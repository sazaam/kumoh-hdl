==> flow/design.v <==
module saz(clk, key, keyVal);
	input					clk;
	input[15:0]			key;
	output[3:0]			keyVal;
	reg[3:0] 			keyVal;
	always @(posedge clk)
	begin
		case(key)
		16'b0000000000000001: keyVal = 4'b0000;
		16'b0000000000000010: keyVal = 4'b0001;
		16'b0000000000000100: keyVal = 4'b0010;
		16'b0000000000001000: keyVal = 4'b0011;
		16'b0000000000010000: keyVal = 4'b0100;
		16'b0000000000100000: keyVal = 4'b0101;
		16'b0000000001000000: keyVal = 4'b0110;
		16'b0000000010000000: keyVal = 4'b0111;
		16'b0000000100000000: keyVal = 4'b1000;
		16'b0000001000000000: keyVal = 4'b1001;
		16'b0000010000000000: keyVal = 4'b1010;
		16'b0000100000000000: keyVal = 4'b1011;
		16'b0001000000000000: keyVal = 4'b1100;
		16'b0010000000000000: keyVal = 4'b1101;
		16'b0100000000000000: keyVal = 4'b1110;
		16'b1000000000000000: keyVal = 4'b1111;
		default:;
		endcase
	end
endmodule
Reports on saz
Tool output for the design above, in the order of the flow. Line numbers count from 1 in the design file above. Operators carry their Yosys type and port widths (W data, S select, Z words). A cell with -- has no value.

Top: saz. Clock input: clk. Library: sky130hd. Corner: tt_025C_1v80.

After elaboration
Yosys after proc, flatten, opt, wreduce and memory -nomap, before mapping. Memory bits, and registers merged into a memory's read port (data or address), are not among the register bits. Print and check cells are not counted. Equal cells are merged and count once.

The entry for input port bits reads 17. The figure for register bits is 4. The entry for cells after elaboration reads 19. Output and inout port bits: 4.

Under equal/unequal tests stands 16. The figure for muxes and demuxes is 1. Under reduce/logical cells stands 1.

Operator list (count): $pmux W4 S16 (1); $eq A16 B1 Y1 const B (1); $eq A16 B10 Y1 const B (1); $eq A16 B11 Y1 const B (1); $eq A16 B12 Y1 const B (1); $eq A16 B13 Y1 const B (1); $eq A16 B14 Y1 const B (1); $eq A16 B15 Y1 const B (1); $eq A16 B16 Y1 const B (1); $eq A16 B2 Y1 const B (1); $eq A16 B3 Y1 const B (1); $eq A16 B4 Y1 const B (1); $eq A16 B5 Y1 const B (1); $eq A16 B6 Y1 const B (1); $eq A16 B7 Y1 const B (1); $eq A16 B8 Y1 const B (1); $eq A16 B9 Y1 const B (1); $reduce_bool A16 Y1 (1).

Depth
Longest topological path by Yosys (ltp), each cell counted once; first at word level (registers and memories cut), then after technology mapping (sequential cells cut; the memories' decode and read muxes count).

For depth in word-level cells the number is 2. The figure for ABC_AREA is 1. Mapped depth: 9. Under gate-level depth less buffers stands 9.

After synthesis
Source: synth_stat.txt of the flow (Yosys; design flattened, memories mapped). It holds for the ABC_AREA given above (unset counts as 0); a run with the other value may have another netlist. The area totals of this step are shown rounded.

Cell types: sky130_fd_sc_hd__edfxtp_1 (count 4, area in all 120.115 um2); sky130_fd_sc_hd__nand2_1 (count 31, area in all 116.362 um2); sky130_fd_sc_hd__nand3_1 (count 14, area in all 70.067 um2); sky130_fd_sc_hd__inv_1 (count 18, area in all 67.565 um2); sky130_fd_sc_hd__nor2_2 (count 7, area in all 43.792 um2); sky130_fd_sc_hd__nor2_1 (count 10, area in all 37.536 um2); sky130_fd_sc_hd__nand2_2 (count 5, area in all 31.28 um2); sky130_fd_sc_hd__nor2_4 (count 2, area in all 22.522 um2); sky130_fd_sc_hd__nand4_2 (count 1, area in all 12.512 um2); sky130_fd_sc_hd__inv_2 (count 3, area in all 11.261 um2); sky130_fd_sc_hd__a21oi_1 (count 2, area in all 10.01 um2); sky130_fd_sc_hd__nand3_2 (count 1, area in all 10.01 um2); sky130_fd_sc_hd__a21oi_2 (count 1, area in all 8.758 um2); sky130_fd_sc_hd__o21ai_2 (count 1, area in all 8.758 um2); sky130_fd_sc_hd__nand3b_1 (count 1, area in all 7.507 um2); sky130_fd_sc_hd__o22ai_1 (count 1, area in all 6.256 um2); sky130_fd_sc_hd__or2_1 (count 1, area in all 6.256 um2); sky130_fd_sc_hd__nor3_1 (count 1, area in all 5.005 um2).

Under cell area after synthesis stands 596 um2. Under flip-flop cells stands 4. The entry for buffer cells reads 0. Sequential part of the area: 120 um2. The entry for cell count reads 104.

Worst setup path after synthesis
Path of least setup slack by OpenSTA after synthesis, without wires, with an ideal clock, recovery checks aside; 20% of the period is set as input and as output delay. Where synthesis merged equal registers, the netlist keeps one of their names.

Path kind: input to register. Start point: input port key[0]. End point: register keyVal[0]. The figure for clock period is 3.47 ns. The figure for input delay is 0.694 ns. For path buffers the number is 0. The entry for arrival time reads 1.430 ns. The entry for stages on the path reads 7. Path slack: 1.728 ns. The figure for library setup time is 0.312 ns. Under delay of the path stands 1.048 ns. For required time the number is 3.158 ns. The entry for launch time at the first pin reads 0.694 ns. The entry for period reached after synthesis reads 1.742 ns.

"delay of the path" = arrival - input delay + setup time. "stages on the path": output pins that drive a net of the path, with the launching flip-flop's if there is one; two outputs of one cell count as two. "period reached after synthesis" is the clock period less the worst setup slack; recovery checks do not enter. This is arithmetic on one report: input and output delays are still those of the set period (20% each). The rows between start and end are the longest chain of elaborated cells between them; the timing report does not say that the signal goes this way. Where chains are equally long, one stands for them. A line is the first line of the expression or statement that the cell stems from. Yosys adds cells for indexed reads and writes and turns some case tables into memories. A register here has more assigning lines than the two given. The path ends at the enable pin of a flip-flop; only ways to that pin are counted.

Cells stage by stage: sky130_fd_sc_hd__nor2_1 > sky130_fd_sc_hd__nand2_1 > sky130_fd_sc_hd__inv_1 > sky130_fd_sc_hd__nand4_2 > sky130_fd_sc_hd__nand2_2 > sky130_fd_sc_hd__inv_2 > sky130_fd_sc_hd__nand3_1. The entry for cells in the longest elaborated chain reads 2. Under elaborated cells between the ends (all ways) stands 17. For RTL lines with such cells the number is 1. Classes of those cells: 16 x eq/ne; 1 x reduce/logical.

Ends and longest elaborated chain, post-synthesis: start, declared (line 3) `input[15:0] key;`; $eq A16 B16 Y1 (line 8) `case(key)`; $reduce_bool A16 Y1; end, assigned (line 9) `16'b0000000000000001: keyVal = 4'b0000;`; end, assigned (line 10) `16'b0000000000000010: keyVal = 4'b0001;`; end, declared (line 4) `output[3:0] keyVal;`.

Path in the finished layout
Path of least setup slack in the final report of run B (OpenROAD, finished layout, wires in). Where an end is a register, its clock arrival counts in the times.

Path kind: input to register. Start point: input port key[8]. End point: register keyVal[1]. Path slack: 0.12 ns. The figure for input delay is 0.26 ns. The entry for stages on the path reads 8. For required time the number is 1.26 ns. The figure for clock period is 1.32 ns. The entry for arrival time reads 1.14 ns. The figure for library setup time is 0.29 ns. The entry for launch time at the first pin reads 0.26 ns. For path buffers the number is 1.

The rows between start and end are the longest chain of elaborated cells between them; the timing report does not say that the signal goes this way. Where chains are equally long, one stands for them. A register here has more assigning lines than the two given. The path ends at the enable pin of a flip-flop; only ways to that pin are counted.

Cells stage by stage: sky130_fd_sc_hd__buf_2 > sky130_fd_sc_hd__nor2_4 > sky130_fd_sc_hd__nand2_4 > sky130_fd_sc_hd__nor2_4 > sky130_fd_sc_hd__nand3b_1 > sky130_fd_sc_hd__nand2_2 > sky130_fd_sc_hd__nor2_4 > sky130_fd_sc_hd__nand3_4. The entry for cells in the longest elaborated chain reads 2. Under elaborated cells between the ends (all ways) stands 17. For RTL lines with such cells the number is 1. Classes of those cells: 16 x eq/ne; 1 x reduce/logical.

Ends and longest elaborated chain, after layout: start, declared (line 3) `input[15:0] key;`; $eq A16 B16 Y1 (line 8) `case(key)`; $reduce_bool A16 Y1; end, assigned (line 9) `16'b0000000000000001: keyVal = 4'b0000;`; end, assigned (line 10) `16'b0000000000000010: keyVal = 4'b0001;`; end, declared (line 4) `output[3:0] keyVal;`.

Data sheet: physical implementation of saz

saz through Yosys and OpenROAD on sky130hd: 2 stored runs, unordered, with their settings and measured results. The constraints put input and output delay at 20% of the set period each and load the outputs with 0.01 pF. "reached clock period" = clock period - worst setup slack. The figure is calculated, with input and output delays left at 20% of the set period. "time of the worst setup path" means the part of the period allowed to the worst setup path (the constraints hold back 20% at inputs and 20% at outputs) less its slack; where the path has registers, the arrival times of their clocks count too. "total power after layout" is the tool's figure for a default switching activity; nothing was simulated. The measured numbers are rounded.

Files of run A:
==> flow/run.sh <==
#!/bin/bash
# the make line also repeats the synthesis and layout settings of config.mk as NAME=value (left out here)
make -C /OpenROAD-flow-scripts/flow DESIGN_CONFIG=/design/flow/config.mk WORK_HOME=/design/flow/orfs CLKGATE_MAP_FILE= finish
==> flow/config.mk <==
export PLATFORM = sky130hd
export DESIGN_NAME = saz
export DESIGN_NICKNAME = saz
export VERILOG_FILES = /design/flow/design.v
export SDC_FILE = /design/flow/constraint.sdc
export NUM_CORES = 4
export LEC_CHECK = 0
export CAP_MARGIN = 20
export CELL_PAD_IN_SITES_DETAIL_PLACEMENT = 2
export CELL_PAD_IN_SITES_GLOBAL_PLACEMENT = 2
export CORE_ASPECT_RATIO = 1.82
export CORE_MARGIN = 2
export CORE_UTILIZATION = 53
export GPL_ROUTABILITY_DRIVEN = 0
export GPL_TIMING_DRIVEN = 0
export MAX_ROUTING_LAYER = met5
export MIN_ROUTING_LAYER = met2
export SETUP_SLACK_MARGIN = 0.13
export SLEW_MARGIN = 20
export TNS_END_PERCENT = 60
==> flow/constraint.sdc <==
create_clock -name core_clock -period 1.68 [get_ports {clk}]
set_input_delay 0.3360 -clock core_clock [delete_from_list [all_inputs] [get_ports {clk}]]
set_output_delay 0.3360 -clock core_clock [all_outputs]
set_load 0.01 [all_outputs]

Outcome of run A: did not finish, floorplanning stopped with PDN-0185.

Files of run B:
==> flow/run.sh <==
#!/bin/bash
# the make line also repeats the synthesis and layout settings of config.mk as NAME=value (left out here)
make -C /OpenROAD-flow-scripts/flow DESIGN_CONFIG=/design/flow/config.mk WORK_HOME=/design/flow/orfs CLKGATE_MAP_FILE= finish
==> flow/config.mk <==
export PLATFORM = sky130hd
export DESIGN_NAME = saz
export DESIGN_NICKNAME = saz
export VERILOG_FILES = /design/flow/design.v
export SDC_FILE = /design/flow/constraint.sdc
export NUM_CORES = 4
export LEC_CHECK = 0
export ABC_AREA = 1
export CAP_MARGIN = 20
export CORE_MARGIN = 5
export CORE_UTILIZATION = 36
export CTS_CLUSTER_DIAMETER = 177
export CTS_CLUSTER_SIZE = 44
export PLACE_DENSITY_LB_ADDON = 0.21
export SETUP_SLACK_MARGIN = 0.09
export SLEW_MARGIN = 20
export TNS_END_PERCENT = 25
==> flow/constraint.sdc <==
create_clock -name core_clock -period 1.32 [get_ports {clk}]
set_input_delay 0.2640 -clock core_clock [delete_from_list [all_inputs] [get_ports {clk}]]
set_output_delay 0.2640 -clock core_clock [all_outputs]
set_load 0.01 [all_outputs]

Results of run B. The mapped cell area after synthesis stands at 596 um2. The overall die area comes to 2570 um2. The measured utilization is 68.7%. The measured worst setup slack after layout is 0.118 ns. For the post-route setup TNS the run shows 0.000 ns. The post-route worst hold slack reads 0.596 ns. The total power after layout is 0.460 mW. The measured reached clock period is 1.202 ns. The time of the worst setup path reads 0.94 ns. Class of the worst setup path: input to register.
